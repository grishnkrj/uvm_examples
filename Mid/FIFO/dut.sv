==> flow/design.v <==
module fifo #(
    parameter int DATA_WIDTH = 8,    
    parameter int DEPTH = 16         
) (
    input  logic                   clk,           
    input  logic                   rst_n,         
    input  logic                   wr_en,         
    input  logic                   rd_en,         
    input  logic [DATA_WIDTH-1:0]  din,           
    output logic [DATA_WIDTH-1:0]  dout,          
    output logic                   full,          
    output logic                   empty,         
    output logic                   almost_full,   
    output logic                   almost_empty,  
    output logic [$clog2(DEPTH):0] count          
);
    logic [$clog2(DEPTH)-1:0] wr_ptr, rd_ptr;     
    logic [DATA_WIDTH-1:0] mem [0:DEPTH-1];       
    logic [$clog2(DEPTH):0] cnt;                  
    assign full         = (cnt == DEPTH);
    assign empty        = (cnt == 0);
    assign almost_full  = (cnt == DEPTH-1);       
    assign almost_empty = (cnt == 1);             
    assign count        = cnt;
    always_ff @(posedge clk) begin                
        if (!rst_n) begin
            wr_ptr <= '0;
            rd_ptr <= '0;
            cnt    <= '0;
            dout   <= '0;
        end else begin
            if (wr_en && !full) begin
                mem[wr_ptr] <= din;
                wr_ptr <= (wr_ptr == DEPTH-1) ? '0 : wr_ptr + 1'b1;   
                cnt <= cnt + 1'b1;
            end
            if (rd_en && !empty) begin
                dout <= mem[rd_ptr];
                rd_ptr <= (rd_ptr == DEPTH-1) ? '0 : rd_ptr + 1'b1;   
                cnt <= cnt - 1'b1;
            end
            if (wr_en && rd_en && !full && !empty) begin
                cnt <= cnt;   
            end
        end
    end
endmodule
### Reports on fifo

The steps from the RTL of fifo to its reports follow in flow order.
Lines are those of the file above, counted from 1.
Cell names lack the library's common part.
Not given: n/a

| design | value |
|---|---|
| design top | fifo |
| clock input | clk |
| standard-cell library | sky130hd |
| corner | tt_025C_1v80 |

### Word-level counts

Source: Yosys, flattened and elaborated, memories not mapped. Widths are those after wreduce. Registers that Yosys merges into a memory's read port (data or address) are not register bits. Print and check cells do not count. Equal cells are merged and count once.
Memory sizes are those after Yosys's memory passes, which may raise the word count (mostly to a power of two), join words into wider ones and drop unused or constant bits.

| operators by class | value |
|---|---|
| reductions and logical operators | 11 |
| mux-type cells | 10 |
| eq/ne operators | 5 |
| $add $sub $neg | 4 |
| bitwise logic cells | 1 |

Operators by type and width:

| cell | count |
|---|---|
| two-way mux 8 bit | 2 |
| two-way mux 4 bit | 4 |
| two-way mux 5 bit | 2 |
| adder 4 x 1 -> 4 bit (second input constant) | 2 |
| == test 4 bit (second input constant) | 2 |
| logical AND 1 bit | 5 |
| adder 5 x 1 -> 5 bit (second input constant) | 1 |
| subtractor 5 x 1 -> 5 bit (second input constant) | 1 |
| == test 5 x 1 -> 1 bit (second input constant) | 1 |
| == test 5 x 4 -> 1 bit (second input constant) | 1 |
| == test 5 bit (second input constant) | 1 |
| logical NOT 5 bit | 1 |
| logical NOT 1 bit | 3 |
| AND reduction 2 bit | 1 |
| nonzero test 2 bit | 1 |
| two-way mux 1 bit | 2 |
| NOT 1 bit | 1 |

| bit counts | value |
|---|---|
| bits of input ports | 12 |
| clocked read ports x word width | 8 |
| flip-flop bits (word level) | 13 |
| memory bits (writable) | 128 |
| output and inout bits | 17 |
| word-level cells | 35 |
| memories | 1 |

Memories:

| memory | depth | bits a word | rd ports | wr ports | line | RTL |
|---|---|---|---|---|---|---|
| mem | 16 | 8 | 1 | 1 | 18 | `logic [DATA_WIDTH-1:0] mem [0:DEPTH-1];` |

### Longest topological paths

Longest topological path by Yosys (ltp), each cell counted once; first at word level (registers and memories cut), then after technology mapping (sequential cells cut; the memories' decode and read muxes count).

| depth | value |
|---|---|
| word-level depth | 6 |
| ABC_AREA | 0 |
| depth in mapped cells | 7 |
| gate-level depth less buffers | 7 |

### Mapped cells and area

Yosys stat after the flow's synthesis: flattened, memories mapped to cells. It holds for the ABC_AREA given above (unset counts as 0); a run with the other value may have another netlist.
Totals and module areas in this step are rounded.

| mapped netlist | value |
|---|---|
| flip-flop cells | 149 |
| cell area after synthesis | 6050 um2 |
| sequential area | 4260 um2 |
| cell count | 338 |
| buffer cells | 17 |

Cells by type:

| type | count | total area (um2) |
|---|---|---|
| edfxtp_1 | 128 | 3.84E+03 |
| mux4_2 | 32 | 720.691 |
| dfxtp_1 | 21 | 420.403 |
| mux2i_1 | 18 | 180.173 |
| ha_1 | 10 | 125.12 |
| nand3_1 | 17 | 85.082 |
| o221ai_1 | 8 | 70.067 |
| nor2_1 | 16 | 60.058 |
| nand2_1 | 14 | 52.55 |
| nor3_1 | 9 | 45.043 |
| a21oi_1 | 8 | 40.038 |
| inv_1 | 9 | 33.782 |
| buf_4 | 4 | 30.029 |
| nand4bb_4 | 1 | 27.526 |
| clkbuf_1 | 7 | 26.275 |
| buf_2 | 5 | 25.024 |
| nand2b_1 | 4 | 25.024 |
| xnor3_1 | 1 | 22.522 |

Other cell types: 20; their cells: 26.

### Worst setup path after synthesis

OpenSTA on the mapped netlist: ideal clock, no wires. The path of least setup slack (recovery checks aside). Input and output delay are each 20% of the period. Register names are those of the netlist, which keeps one name where synthesis merged equal registers.

| timing path post-synthesis | value |
|---|---|
| path type | flip-flop to flip-flop |
| start | register cnt[0] |
| end | memory mem[0][0] |
| path buffers | 0 |
| delay of the path | 2.356 ns |
| data arrival time | 1.973 ns |
| time at the first pin | 0.000 ns |
| path slack | -0.187 ns |
| period | 2.17 ns |
| stages on the path | 8 |
| library setup time | 0.383 ns |
| required time | 1.787 ns |
| synthesis period reached | 2.357 ns |

"delay of the path" is the arrival time less input delay plus setup time.
"stages on the path": output pins that drive a net of the path, with the launching flip-flop's if there is one; two outputs of one cell count as two.
"synthesis period reached" is the clock period less the worst setup slack; recovery checks do not enter. This is arithmetic on one report: input and output delays are still those of the set period (20% each).
Between the ends stands the longest chain of elaborated cells between them, by number of cells; it is not shown to be the way that was timed. Of several equally long chains one is given.
A line is the first line of the expression or statement that the cell stems from. Yosys adds cells for indexed reads and writes and turns some case tables into memories.
A register here has more assigning lines than the two given.
Only ways into the end's enable, where the timed path ends, are counted here.

| between the ends, post-synthesis | value |
|---|---|
| cell sequence | dfxtp_1 > inv_1 > ha_1 > nand4bb_4 > inv_2 > nor2_4 > nand3_1 > nor3_1 |
| cells in the longest elaborated chain | 5 |
| elaborated cells between the ends (all ways) | 7 |
| those cells by class | 1 x eq/ne; 4 x mux; 2 x reduce/logical |

RTL lines, path post-synthesis:

| what | line | RTL |
|---|---|---|
| start, declared | 19 | `logic [$clog2(DEPTH):0] cnt;` |
| start, assigned | 35 | `cnt <= cnt + 1'b1;` |
| start, assigned | 40 | `cnt <= cnt - 1'b1;` |
| == test 5 bit | 20 | `assign full         = (cnt == DEPTH);` |
| logical NOT 1 bit | 32 | `if (wr_en && !full) begin` |
| logical AND 1 bit | 32 |  |
| two-way mux 4 bit | 32 |  |
| two-way mux 4 bit | 26 | `if (!rst_n) begin` |
| end, declared | 18 | `logic [DATA_WIDTH-1:0] mem [0:DEPTH-1];` |

Some nets on the timed path still bear RTL names; the line given drives or declares the net.

Named nets, post-synthesis:

| net | line |
|---|---|
| full | 20 |

### Timing after layout

Path of least setup slack in the final report of stored run 1 (OpenROAD, finished layout, wires in). Where an end is a register, its clock arrival counts in the times.

| timing path after layout | value |
|---|---|
| path type | flip-flop to output port |
| start | register cnt[1] |
| end | output port empty |
| required time | 4.06 ns |
| path buffers | 1 |
| period | 5.07 ns |
| stages on the path | 6 |
| output delay | 1.01 ns |
| time at the first pin | 0.43 ns |
| data arrival time | 2.39 ns |
| path slack | 1.67 ns |

Between the ends stands the longest chain of elaborated cells between them, by number of cells; it is not shown to be the way that was timed. Of several equally long chains one is given.
A register here has more assigning lines than the two given.

| between the ends, after layout | value |
|---|---|
| cell sequence | dfxtp_1 > inv_1 > ha_1 > or4b_4 > clkinv_4 > clkdlybuf4s50_1 |
| cells in the longest elaborated chain | 1 |
| elaborated cells between the ends (all ways) | 1 |
| source lines of those cells | 1 |
| those cells by class | 1 x reduce/logical |

RTL lines, path after layout:

| what | line | RTL |
|---|---|---|
| start, declared | 19 | `logic [$clog2(DEPTH):0] cnt;` |
| start, assigned | 35 | `cnt <= cnt + 1'b1;` |
| start, assigned | 40 | `cnt <= cnt - 1'b1;` |
| logical NOT 5 bit | 21 | `assign empty        = (cnt == 0);` |
| end, declared | 12 | `output logic                   empty,` |

Wiki page: fifo / flow data

Top module fifo; platform sky130hd; tools Yosys and OpenROAD; 2 stored runs in no particular order. Input and output delays are each 20% of the period that was set; the output load is 0.01 pF.
"clock period reached" means the clock period less the worst setup slack. The figure is calculated, with input and output delays left at 20% of the set period.
"time on the worst setup path" is the time allowed to the run's worst setup path (the clock period less input and output delay, where it has them) less its slack. Clock arrival times count: a late capture clock shortens it, a late launch clock lengthens it.
By "power consumption" is meant OpenSTA's value without simulated activity: inputs other than the clock are taken to toggle once in ten clock periods, and the tool carries that through the logic.
The results are shown rounded.
Settings: n/a = not set for that run.

| run | period_ns | CORE_UTILIZATION | SETUP_SLACK_MARGIN | PLACE_DENSITY_LB_ADDON | CORE_MARGIN | CELL_PAD_IN_SITES_DETAIL_PLACEMENT | TNS_END_PERCENT | CTS_CLUSTER_SIZE | SLEW_MARGIN | MAX_ROUTING_LAYER | CAP_MARGIN | CORE_ASPECT_RATIO | ABC_AREA | GPL_ROUTABILITY_DRIVEN | CTS_CLUSTER_DIAMETER | post-layout utilization (%) | synthesized cell area (um2) | final setup TNS (ns) | worst setup slack after layout (ns) | area of the die (um2) | clock period reached (ns) | standard-cell area of the final layout (um2) | time on the worst setup path (ns) | type of the worst setup path | power consumption (W) |
|---|---|---|---|---|---|---|---|---|---|---|---|---|---|---|---|---|---|---|---|---|---|---|---|---|---|
| stored run 1 | 5.07 | 47 | 1.38 | 0.15 | 10 | 2 | 40 | 64 | 10 | met5 | 20 | n/a | n/a | n/a | n/a | 56.6 | 6050 | 0.000 | 1.67 | 17800 | 3.403 | 7140 | 2.39 | flip-flop to output port | 0.00339 |
| stored run 2 | 2.39 | 51 | n/a | n/a | 2 | n/a | 30 | n/a | 35 | met4 | 20 | 1.5 | 1 | 1 | 264 | 62.2 | 6570 | 0.000 | 0.123 | 13800 | 2.267 | 7780 | 1.79 | flip-flop to output port | 0.00793 |
