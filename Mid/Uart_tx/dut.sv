==> flow/design.v <==
module uart_tx (
    input  logic        clk,           
    input  logic        rst_n,         
    input  logic [7:0]  data_in,       
    input  logic        data_len,      
    input  logic        parity_en,     
    input  logic        parity_type,   
    input  logic        stop_bits,     
    input  logic [15:0] baud_div,      
    input  logic        tx_start,      
    output logic        tx_line,       
    output logic        tx_busy,       
    output logic        tx_done        
);
    typedef enum logic [2:0] {
        IDLE, START, DATA, PARITY, STOP, DONE
    } state_t;
    state_t state, next_state;
    logic [15:0] baud_cnt;
    logic baud_tick;
    logic [3:0] bit_cnt;
    logic parity_bit;
    logic [7:0] shift_reg;
    always_ff @(posedge clk) begin
        if (!rst_n)
            baud_cnt <= '0;
        else if (state != IDLE) begin
            if (baud_cnt == baud_div - 1'b1)
                baud_cnt <= '0;
            else
                baud_cnt <= baud_cnt + 1'b1;
        end else
            baud_cnt <= '0;
    end
    assign baud_tick = (baud_cnt == baud_div - 1'b1);
    always_ff @(posedge clk) begin
        if (!rst_n)
            state <= IDLE;
        else if (baud_tick)
            state <= next_state;
    end
    always_comb begin
        next_state = state;
        case(state)
            IDLE:   if (tx_start) next_state = START;
            START:  next_state = DATA;
            DATA:   if (bit_cnt == (data_len ? 7 : 6))
                        next_state = (parity_en ? PARITY : STOP);
            PARITY: next_state = STOP;
            STOP:   if (bit_cnt == (stop_bits ? 1 : 0))
                        next_state = DONE;
            DONE:   next_state = IDLE;
        endcase
    end
    always_ff @(posedge clk) begin
        if (!rst_n) begin
            shift_reg <= '0;
            bit_cnt   <= '0;
            tx_line   <= 1'b1;   
            tx_busy   <= 1'b0;
            tx_done   <= 1'b0;
            parity_bit<= 1'b0;
        end else if (baud_tick) begin
            tx_done <= 1'b0;
            case(state)
                IDLE: begin
                    tx_line <= 1'b1;
                    tx_busy <= 1'b0;
                    if (tx_start) begin
                        shift_reg  <= data_in;
                        bit_cnt    <= '0;
                        parity_bit <= ^data_in[(data_len ? 7 : 6):0];
                        if (parity_type) 
                            parity_bit <= ~(^data_in[(data_len ? 7 : 6):0]);
                        tx_busy    <= 1'b1;
                    end
                end
                START: tx_line <= 1'b0;   
                DATA: begin
                    tx_line <= shift_reg[0];   
                    shift_reg <= shift_reg >> 1;
                    bit_cnt <= bit_cnt + 1'b1;
                end
                PARITY: tx_line <= parity_bit;
                STOP: begin
                    tx_line <= 1'b1;   
                    bit_cnt <= bit_cnt + 1'b1;
                end
                DONE: begin
                    tx_done <= 1'b1;   
                end
            endcase
        end
    end
endmodule
== From RTL to reports: uart_tx ==
The steps from the RTL of uart_tx to its reports follow in flow order.
Line numbers count from 1 in the design file above.
Operators carry their Yosys type and port widths (W data, S select, Z words).
Cell names lack the library's common part.
The mark -- stands for no value.
Inputs
  top: uart_tx
  clock input: clk
  cell library: sky130hd
  library corner: tt_025C_1v80

== Word level ==
Counts by Yosys on the flattened word-level netlist (proc, flatten, opt, wreduce; memories kept). Register bits leave out memories and registers merged into their read ports (data or address). Print and check cells are left out. Cells with the same type and inputs are merged into one.
Bit counts
  register bits: 35
  latch bits: 0
  memory bits (writable): 0
  bits in read-only memories: 0
  clocked read ports x word width: 0
  memory cells: 0
  input port bits: 31
  output and inout bits: 3
  cells after elaboration: 56
Cells by class
  $add $sub $neg: 3
  multipliers: 0
  div/mod/pow operators: 0
  order comparisons: 0
  equal/unequal tests: 11
  shifts and indexed selects: 0
  multiplexer cells: 15
  bitwise logic cells: 3
  reductions and logical operators: 16
Operators by type and width (count)
  $pmux W3 S6: 1
  $add A16 B1 Y16 const B: 1
  $sub A16 B1 Y16 const B: 1
  $eq A16 B16 Y1: 1
  $pmux W8 S2: 1
  $mux W3: 4
  $reduce_and A3 Y1: 3
  $pmux W4 S2: 1
  $mux W8: 1
  $reduce_xor A7 Y1: 1
  $ne A2 B2 Y1 const B: 3
  $eq A3 B2 Y1 const B: 2
  $eq A3 B3 Y1 const B: 2
  $reduce_bool A6 Y1: 1
  $reduce_and A5 Y1: 1
  $mux W1: 5
  $reduce_and A2 Y1: 2
  $reduce_bool A2 Y1: 2
  $reduce_or A2 Y1: 2
  $add A4 B1 Y4 const B: 1
  $eq A4 B1 Y1: 1
  $eq A4 B3 Y1: 1
  $reduce_bool A4 Y1: 1
  $pmux W1 S4: 1
  $mux W4: 1
  $not A1 Y1: 3
  $eq A3 B1 Y1 const B: 1
  $logic_not A3 Y1: 1
Other operator kinds: 2; their cells: 2.

== Depth ==
Longest topological path by Yosys (ltp), each cell counted once; first at word level (registers and memories cut), then after technology mapping (sequential cells cut; the memories' decode and read muxes count).
Depth
  word-level depth: 4
  ABC_AREA: 0
  depth in mapped cells: 12
  mapped depth without buffers: 10

== After synthesis ==
The flow's flattened synthesis, as Yosys stat reports it; memories are mapped. The netlist is that of the ABC_AREA named above (0 if unset); the other value can give another one.
Totals and module areas in this step are rounded.
Synthesis totals
  cell count: 300
  mapped area: 2526 um^2
  area of sequential cells: 700.7 um^2
  flip-flop cells: 35
  buffer cells: 14
Cell types
  dfxtp_1: count 35, total area 700.672 um^2
  xnor2_1: count 24, total area 210.202 um^2
  xor2_1: count 16, total area 140.134 um^2
  nand2_1: count 31, total area 116.362 um^2
  mux2i_1: count 10, total area 100.096 um^2
  mux2_2: count 8, total area 90.086 um^2
  nor2_1: count 23, total area 86.333 um^2
  nand4_1: count 9, total area 56.304 um^2
  a21oi_1: count 11, total area 55.053 um^2
  inv_1: count 13, total area 48.797 um^2
  nand3_1: count 9, total area 45.043 um^2
  nor3_1: count 9, total area 45.043 um^2
  o21ai_0: count 9, total area 45.043 um^2
  clkbuf_1: count 11, total area 41.29 um^2
  ha_1: count 3, total area 37.536 um^2
  nor3_4: count 2, total area 32.531 um^2
  a31oi_1: count 5, total area 31.28 um^2
  and3_1: count 5, total area 31.28 um^2
Not listed: further types 46, cells in them 67.

== Worst setup path after synthesis ==
Path of least setup slack by OpenSTA after synthesis, without wires, with an ideal clock, recovery checks aside; 20% of the period is set as input and as output delay. Where synthesis merged equal registers, the netlist keeps one of their names.
Path post-synthesis
  kind: input to register
  start point: in baud_div[0]
  end point: reg bit_cnt[2]
  clock period: 3.42 ns
  input delay: 0.684 ns
  library setup time: 0.070 ns
  time at the first pin: 0.684 ns
  data arrival time: 3.026 ns
  required time: 3.350 ns
  path slack: 0.325 ns
  path delay: 2.412 ns
  stages on the path: 11
  path buffers: 1
  synthesis period reached: 3.095 ns
"path delay" = arrival - input delay + setup time.
"stages on the path" counts driving pins, that of a launching flip-flop among them; a cell with two outputs on the path counts twice.
"synthesis period reached" = period - worst setup slack (recovery checks aside). The figure is calculated, with input and output delays left at 20% of the set period.
The rows between start and end are the longest chain of elaborated cells between them; the timing report does not say that the signal goes this way. Where chains are equally long, one stands for them.
Each line given opens the expression or statement behind the cell; cells for indexed reads and writes are added by Yosys, which also makes memories of some case tables.
A register here has more assigning lines than the two given.
On the way, post-synthesis
  cells stage by stage: inv_1 > ha_1 > buf_6 > nor2b_2 > and3_2 > nor4_2 > nand3_1 > or4b_1 > nand4bb_4 > or4_1 > a21oi_1
  cells in the longest elaborated chain: 3
  elaborated cells on any way between the ends: 3
  those cells by class: add/sub: 1; eq/ne: 1; reduce/logical: 1
RTL lines, path post-synthesis
  start: declaration: RTL line 9  | input  logic [15:0] baud_div,
  $sub A16 B1 Y16: RTL line 35  | assign baud_tick = (baud_cnt == baud_div - 1'b1);
  $eq A16 B16 Y1: RTL line 35
  $reduce_and A3 Y1
  end: assignment: RTL line 82  | bit_cnt <= bit_cnt + 1'b1;
  end: assignment: RTL line 87  | bit_cnt <= bit_cnt + 1'b1;
  end: declaration: RTL line 21  | logic [3:0] bit_cnt;

== Path in the finished layout ==
From the final timing report of record 2: the path of least setup slack in the routed layout; clock arrival at registers is part of the times.
Path after layout
  kind: input to register
  start point: in baud_div[4]
  end point: reg bit_cnt[2]
  clock period: 2.05 ns
  input delay: 0.41 ns
  library setup time: 0.06 ns
  time at the first pin: 0.41 ns
  data arrival time: 2.81 ns
  required time: 2.27 ns
  path slack: -0.54 ns
  stages on the path: 10
  path buffers: 2
The rows between start and end are the longest chain of elaborated cells between them; the timing report does not say that the signal goes this way. Where chains are equally long, one stands for them.
A register here has more assigning lines than the two given.
On the way, after layout
  cells stage by stage: buf_8 > nor3_4 > buf_6 > nand3_4 > o31ai_4 > o21ai_2 > or4b_4 > nand4bb_4 > or4_4 > a21oi_2
  cells in the longest elaborated chain: 3
  elaborated cells on any way between the ends: 3
  those cells by class: add/sub: 1; eq/ne: 1; reduce/logical: 1
RTL lines, path after layout
  start: declaration: RTL line 9  | input  logic [15:0] baud_div,
  $sub A16 B1 Y16: RTL line 35  | assign baud_tick = (baud_cnt == baud_div - 1'b1);
  $eq A16 B16 Y1: RTL line 35
  $reduce_and A3 Y1
  end: assignment: RTL line 82  | bit_cnt <= bit_cnt + 1'b1;
  end: assignment: RTL line 87  | bit_cnt <= bit_cnt + 1'b1;
  end: declaration: RTL line 21  | logic [3:0] bit_cnt;

Subject: flow runs of uart_tx

Hi,

Stored flow runs of uart_tx (2 of them; Yosys, OpenROAD, sky130hd). They differ in their settings and are not a sequence. Constraints: input delay and output delay 20% of the set period each, output load 0.01 pF.
"clock period reached": clock period set for the run, less the worst setup slack. It is reckoned from that one timing run; input and output delays stay at 20% of the period that was set.
"time on the worst setup path": the worst setup path's part of the clock period (all of it between registers, 20% less for each end at a port) less its slack. A launch clock that arrives late makes it longer, a capture clock that arrives late makes it shorter.
"total design power" rests on the timing tool's default activity at the inputs, not on a simulated workload.
Results are given in rounded form.

==> record 1: settings <==
{ "period_ns": 5.56, "CORE_UTILIZATION": 67, "SETUP_SLACK_MARGIN": 0.54, "PLACE_DENSITY_LB_ADDON": 0.14, "HOLD_SLACK_MARGIN": 0.06, "CORE_ASPECT_RATIO": 1.34, "CELL_PAD_IN_SITES_GLOBAL_PLACEMENT": 1, "ABC_AREA": 1, "CTS_CLUSTER_DIAMETER": 199, "CAP_MARGIN": 25, "MIN_ROUTING_LAYER": "met2", "MAX_ROUTING_LAYER": "met5", "CORE_MARGIN": 2, "SLEW_MARGIN": 20 }
==> record 1: results <==
not finished: placement ended with error FLW-0024

==> record 2: settings <==
{ "period_ns": 2.05, "CORE_UTILIZATION": 15, "PLACE_DENSITY_LB_ADDON": 0.16, "CORE_ASPECT_RATIO": 1.24, "CORE_MARGIN": 10, "CELL_PAD_IN_SITES_GLOBAL_PLACEMENT": 3, "CELL_PAD_IN_SITES_DETAIL_PLACEMENT": 0, "SLEW_MARGIN": 20, "MIN_ROUTING_LAYER": "met2", "MAX_ROUTING_LAYER": "met5", "CAP_MARGIN": 20 }
==> record 2: results <==
clock period reached: 2.590 ns
area of the synthesized netlist: 2,526 um^2
setup total negative slack: -14.38 ns
standard-cell area of the final layout: 4,233 um^2
full die area: 22,460 um^2
worst hold slack in the final report: 0.458 ns
total design power: 1.936 mW
time on the worst setup path: 2.18 ns
critical path type: input to register
utilization in the final report: 25.7%
setup slack of the critical path: -0.540 ns

Regards
